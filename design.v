==> flow/design.v <==
module lcd_display(
    input wire clk,
    input wire reset,
    output reg [7:0] data,
    output reg rs,
    output reg rw,
    output reg en
);
    reg [6:0] state;
    reg [7:0] alphanumeric [0:61];  
    reg [6:0] index;
    initial begin
        alphanumeric[0]  = 8'h41;  
        alphanumeric[1]  = 8'h42;  
        alphanumeric[2]  = 8'h43;  
        alphanumeric[3]  = 8'h44;  
        alphanumeric[4]  = 8'h45;  
        alphanumeric[5]  = 8'h46;  
        alphanumeric[6]  = 8'h47;  
        alphanumeric[7]  = 8'h48;  
        alphanumeric[8]  = 8'h49;  
        alphanumeric[9]  = 8'h4A;  
        alphanumeric[10] = 8'h4B;  
        alphanumeric[11] = 8'h4C;  
        alphanumeric[12] = 8'h4D;  
        alphanumeric[13] = 8'h4E;  
        alphanumeric[14] = 8'h4F;  
        alphanumeric[15] = 8'h50;  
        alphanumeric[16] = 8'h51;  
        alphanumeric[17] = 8'h52;  
        alphanumeric[18] = 8'h53;  
        alphanumeric[19] = 8'h54;  
        alphanumeric[20] = 8'h55;  
        alphanumeric[21] = 8'h56;  
        alphanumeric[22] = 8'h57;  
        alphanumeric[23] = 8'h58;  
        alphanumeric[24] = 8'h59;  
        alphanumeric[25] = 8'h5A;  
        alphanumeric[26] = 8'h61;  
        alphanumeric[27] = 8'h62;  
        alphanumeric[28] = 8'h63;  
        alphanumeric[29] = 8'h64;  
        alphanumeric[30] = 8'h65;  
        alphanumeric[31] = 8'h66;  
        alphanumeric[32] = 8'h67;  
        alphanumeric[33] = 8'h68;  
        alphanumeric[34] = 8'h69;  
        alphanumeric[35] = 8'h6A;  
        alphanumeric[36] = 8'h6B;  
        alphanumeric[37] = 8'h6C;  
        alphanumeric[38] = 8'h6D;  
        alphanumeric[39] = 8'h6E;  
        alphanumeric[40] = 8'h6F;  
        alphanumeric[41] = 8'h70;  
        alphanumeric[42] = 8'h71;  
        alphanumeric[43] = 8'h72;  
        alphanumeric[44] = 8'h73;  
        alphanumeric[45] = 8'h74;  
        alphanumeric[46] = 8'h75;  
        alphanumeric[47] = 8'h76;  
        alphanumeric[48] = 8'h77;  
        alphanumeric[49] = 8'h78;  
        alphanumeric[50] = 8'h79;  
        alphanumeric[51] = 8'h7A;  
        alphanumeric[52] = 8'h30;  
        alphanumeric[53] = 8'h31;  
        alphanumeric[54] = 8'h32;  
        alphanumeric[55] = 8'h33;  
        alphanumeric[56] = 8'h34;  
        alphanumeric[57] = 8'h35;  
        alphanumeric[58] = 8'h36;  
        alphanumeric[59] = 8'h37;  
        alphanumeric[60] = 8'h38;  
        alphanumeric[61] = 8'h39;  
    end
    always @(posedge clk or posedge reset) begin
        if (reset) begin
            state <= 0;
            index <= 0;
            rs <= 0;
            rw <= 0;
            en <= 0;
            data <= 8'b0; 
        end
        else begin
            case (state)
                0: begin
                    rs <= 0;
                    rw <= 0;
                    en <= 1;
                    data <= 8'h38;  
                    state <= 1;
                end
                1: begin
                    en <= 0;
                    state <= 2;
                end
                2: begin
                    rs <= 0;
                    rw <= 0;
                    en <= 1;
                    data <= 8'h0C;  
                    state <= 3;
                end
                3: begin
                    en <= 0;
                    state <= 4;
                end
                4: begin
                    rs <= 0;
                    rw <= 0;
                    en <= 1;
                    data <= 8'h01;  
                    state <= 5;
                end
                5: begin
                    en <= 0;
                    state <= 6;
                end
                6: begin
                    rs <= 1;   
                    rw <= 0;   
                    en <= 1;
                    data <= alphanumeric[index];  
                    index <= index + 1;
                    state <= 7;
                end
                7: begin
                    en <= 0;
                    if (index == 62) state <= 8;   
                    else state <= 6;   
                end
                8: begin
                    en <= 0;   
                end
            endcase
        end
    end
endmodule
Reports on lcd_display
What the tools print for lcd_display, step after step.
Lines are those of the file above, counted from 1.
Library cell names are shortened.
{"block": "inputs", "design": "lcd_display", "clk_port": "clk", "lib": "sky130hd", "lib_corner": "tt_025C_1v80"}

Elaborated design
Counts by Yosys on the flattened word-level netlist (proc, flatten, opt, wreduce; memories kept). Register bits leave out memories and registers merged into their read ports (data or address). Print and check cells are left out.
Yosys's memory passes give these memory sizes; they may raise the number of words (mostly to a power of two), join words into wider ones and drop unused or constant bits.
{"block": "bits", "register_bits": 24, "n_memories": 1, "output_inout_bits": 11, "mem_bits_ro": 434}
{"block": "op_classes", "n_reduce_logical": 8, "eq_ne": 9, "addsub": 1, "muxes": 5}
{"block": "mem_list", "memory": "alphanumeric", "size": 62, "word_bits": 7, "read_ports": 1, "write_ports": 0, "line": 10, "text": "reg [7:0] alphanumeric [0:61];"}
{"block": "ops", "operator": "7-bit parallel mux with 8-bit select", "n": 1}
{"block": "ops", "operator": "8-bit parallel mux with 4-bit select", "n": 1}
{"block": "ops", "operator": "7-bit by 3-bit equality test with 1-bit output (second input constant)", "n": 4}
{"block": "ops", "operator": "7-bit by 2-bit equality test with 1-bit output (second input constant)", "n": 2}
{"block": "ops", "operator": "8-bit nonzero test", "n": 1}
{"block": "ops", "operator": "7-bit by 1-bit adder with 7-bit output (second input constant)", "n": 1}
{"block": "ops", "operator": "7-bit by 1-bit equality test with 1-bit output (second input constant)", "n": 1}
{"block": "ops", "operator": "7-bit by 4-bit equality test with 1-bit output (second input constant)", "n": 1}
{"block": "ops", "operator": "7-bit by 6-bit equality test with 1-bit output (second input constant)", "n": 1}
{"block": "ops", "operator": "7-bit logical NOT", "n": 1}
{"block": "ops", "operator": "5-bit OR reduction", "n": 1}
{"block": "ops", "operator": "2-bit nonzero test", "n": 2}
{"block": "ops", "operator": "4-bit nonzero test", "n": 1}
{"block": "ops", "operator": "4-bit OR reduction", "n": 1}
{"block": "ops", "operator": "4-bit 2-to-1 mux", "n": 1}
{"block": "ops", "operator": "1-bit parallel mux with 2-bit select", "n": 2}
{"block": "ops", "operator": "3-bit OR reduction", "n": 1}

Longest topological paths
Longest topological path by Yosys (ltp), each cell counted once; first at word level (registers and memories cut), then after technology mapping (sequential cells cut; the memories' decode and read muxes count).
{"block": "depth", "depth_word": 3, "abc_area": 0, "mapped_depth": 6, "depth_no_buf": 6}

Synthesis result
Source: synth_stat.txt of the flow (Yosys; design flattened, memories mapped). It holds for the ABC_AREA given above (unset counts as 0); a run with the other value may have another netlist.
{"block": "types", "type": "dfrtp_1", "n": 24}
{"block": "types", "type": "ha_1", "n": 6}
{"block": "types", "type": "o21ai_0", "n": 7}
{"block": "types", "type": "xnor2_1", "n": 4}
{"block": "types", "type": "nor2_1", "n": 9}
{"block": "types", "type": "a21oi_1", "n": 6}
{"block": "types", "type": "dfstp_2", "n": 1}
{"block": "types", "type": "xor2_1", "n": 3}
{"block": "types", "type": "nand2_1", "n": 6}
{"block": "types", "type": "nand2b_1", "n": 3}
{"block": "types", "type": "o221ai_1", "n": 2}
{"block": "types", "type": "a211oi_1", "n": 2}
{"block": "types", "type": "a21o_1", "n": 2}
{"block": "types", "type": "buf_2", "n": 3}
{"block": "types", "type": "buf_4", "n": 2}
{"block": "types", "type": "inv_1", "n": 4}
{"block": "types", "type": "o211ai_1", "n": 2}
{"block": "types", "type": "nand4_1", "n": 2}
Other cell types: 25; their cells: 28.
{"block": "synth_totals", "buffers": 8, "cells": 116, "seq_area_um2": 626.9, "synth_area_um2": 1227.4, "flip_flops": 25}

Worst setup path after synthesis
Source: OpenSTA report_checks on the synthesized netlist (no wires, ideal clock, input and output delay 20% of the period each), path of least setup slack; recovery checks are left aside. Register names are those of the netlist, which keeps one name where synthesis merged equal registers.
{"block": "synth_path", "path_kind": "register to register", "startpoint": "reg index[0]", "endpoint": "reg data[2]", "t_first_pin_ns": 0.000, "path_buffers": 0, "clock_period_ns": 3.33, "required_time_ns": 3.204, "setup_ns": 0.126, "path_stages": 7, "slack_ns": 1.731, "path_delay_ns": 1.599, "arrival_time_ns": 1.473, "synth_period_reached_ns": 1.599}
"path_delay_ns" is the arrival time less input delay plus setup time.
"path_stages" counts driving pins, that of a launching flip-flop among them; a cell with two outputs on the path counts twice.
"synth_period_reached_ns" is the clock period less the worst setup slack; recovery checks do not enter. This is arithmetic on one report: input and output delays are still those of the set period (20% each).
Between the ends stands the longest chain of elaborated cells between them, by number of cells; it is not shown to be the way that was timed. Of several equally long chains one is given.
A line is the first line of the expression or statement that the cell stems from. Yosys adds cells for indexed reads and writes and turns some case tables into memories.
The chain passes a memory read, where the word-level depth is cut; so it can be longer than that depth.
At most two assigning lines are given for a register; there are more.
{"block": "synth_between", "path_cell_list": "dfrtp_1 -> inv_1 -> ha_1 -> nand2b_1 -> nor2_1 -> o311a_1 -> o32a_1", "elab_chain_cells": 2, "cells_between": 2}
{"block": "synth_rtl", "element": "start: declaration", "line": 11, "text": "reg [6:0] index;"}
{"block": "synth_rtl", "element": "start: assignment", "line": 79, "text": "index <= 0;"}
{"block": "synth_rtl", "element": "start: assignment", "line": 125, "text": "index <= index + 1;"}
{"block": "synth_rtl", "element": "memory 62 x 7 bit", "line": 10, "text": "reg [7:0] alphanumeric [0:61];"}
{"block": "synth_rtl", "element": "8-bit parallel mux with 4-bit select", "line": 86, "text": "case (state)"}
{"block": "synth_rtl", "element": "end: assignment", "line": 83, "text": "data <= 8'b0;"}
{"block": "synth_rtl", "element": "end: assignment", "line": 124, "text": "data <= alphanumeric[index];"}
{"block": "synth_rtl", "element": "end: declaration", "line": 4, "text": "output reg [7:0] data,"}

Path in the finished layout
Path of least setup slack in the final report of flow run B (OpenROAD, finished layout, wires in). Where an end is a register, its clock arrival counts in the times.
{"block": "layout_path", "path_kind": "register to register", "startpoint": "reg index[0]", "endpoint": "reg data[2]", "path_buffers": 0, "t_first_pin_ns": 0.31, "path_stages": 7, "required_time_ns": 2.22, "clock_period_ns": 2.01, "setup_ns": 0.09, "slack_ns": 0.32, "arrival_time_ns": 1.90}
Between the ends stands the longest chain of elaborated cells between them, by number of cells; it is not shown to be the way that was timed. Of several equally long chains one is given.
The chain passes a memory read, where the word-level depth is cut; so it can be longer than that depth.
At most two assigning lines are given for a register; there are more.
{"block": "layout_between", "path_cell_list": "dfrtp_1 -> inv_2 -> ha_1 -> nand2b_1 -> nor2_1 -> o311a_1 -> o32a_1", "elab_chain_cells": 2, "cells_between": 2}
{"block": "layout_rtl", "element": "start: declaration", "line": 11, "text": "reg [6:0] index;"}
{"block": "layout_rtl", "element": "start: assignment", "line": 79, "text": "index <= 0;"}
{"block": "layout_rtl", "element": "start: assignment", "line": 125, "text": "index <= index + 1;"}
{"block": "layout_rtl", "element": "memory 62 x 7 bit", "line": 10, "text": "reg [7:0] alphanumeric [0:61];"}
{"block": "layout_rtl", "element": "8-bit parallel mux with 4-bit select", "line": 86, "text": "case (state)"}
{"block": "layout_rtl", "element": "end: assignment", "line": 83, "text": "data <= 8'b0;"}
{"block": "layout_rtl", "element": "end: assignment", "line": 124, "text": "data <= alphanumeric[index];"}
{"block": "layout_rtl", "element": "end: declaration", "line": 4, "text": "output reg [7:0] data,"}

Hand-over note for lcd_display

Top module lcd_display; platform sky130hd; tools Yosys and OpenROAD; 2 stored runs in no particular order. Input and output delays are each 20% of the period that was set; the output load is 0.01 pF.
"timing.achieved_period_ns" means the clock period less the worst setup slack. The figure is calculated, with input and output delays left at 20% of the set period.
"worst_path_allowed_less_slack_ns" means the part of the period allowed to the worst setup path (the constraints hold back 20% at inputs and 20% at outputs) less its slack; where the path has registers, the arrival times of their clocks count too.

{"run": "flow run A", "settings": { "period_ns": 1.41, "CORE_UTILIZATION": 64, "SETUP_SLACK_MARGIN": 0.26, "PLACE_DENSITY_LB_ADDON": 0.3, "CORE_ASPECT_RATIO": 0.59, "ABC_AREA": 0, "CTS_CLUSTER_DIAMETER": 51, "CAP_MARGIN": 25, "SLEW_MARGIN": 10, "MIN_ROUTING_LAYER": "met2", "MAX_ROUTING_LAYER": "met4", "CORE_MARGIN": 2 }, "outcome": "incomplete, routing halted on DPL-0038"}
{"run": "flow run B", "settings": { "period_ns": 2.01, "SETUP_SLACK_MARGIN": 0.21, "CAP_MARGIN": 20, "CORE_MARGIN": 2, "CORE_UTILIZATION": 40, "SLEW_MARGIN": 20 }, "results": { "post_synth_area_um2": 1227.4, "total_die_area_um2": 3527.8, "layout_stdcell_area_um2": 1388.8, "fin_ws_ns": 0.319, "tns_setup_ns": 0.000, "hold_ws_ns": 0.396, "timing.achieved_period_ns": 1.691, "worst_path_allowed_less_slack_ns": 1.69, "path_kind": "register to register" }}

End of note.
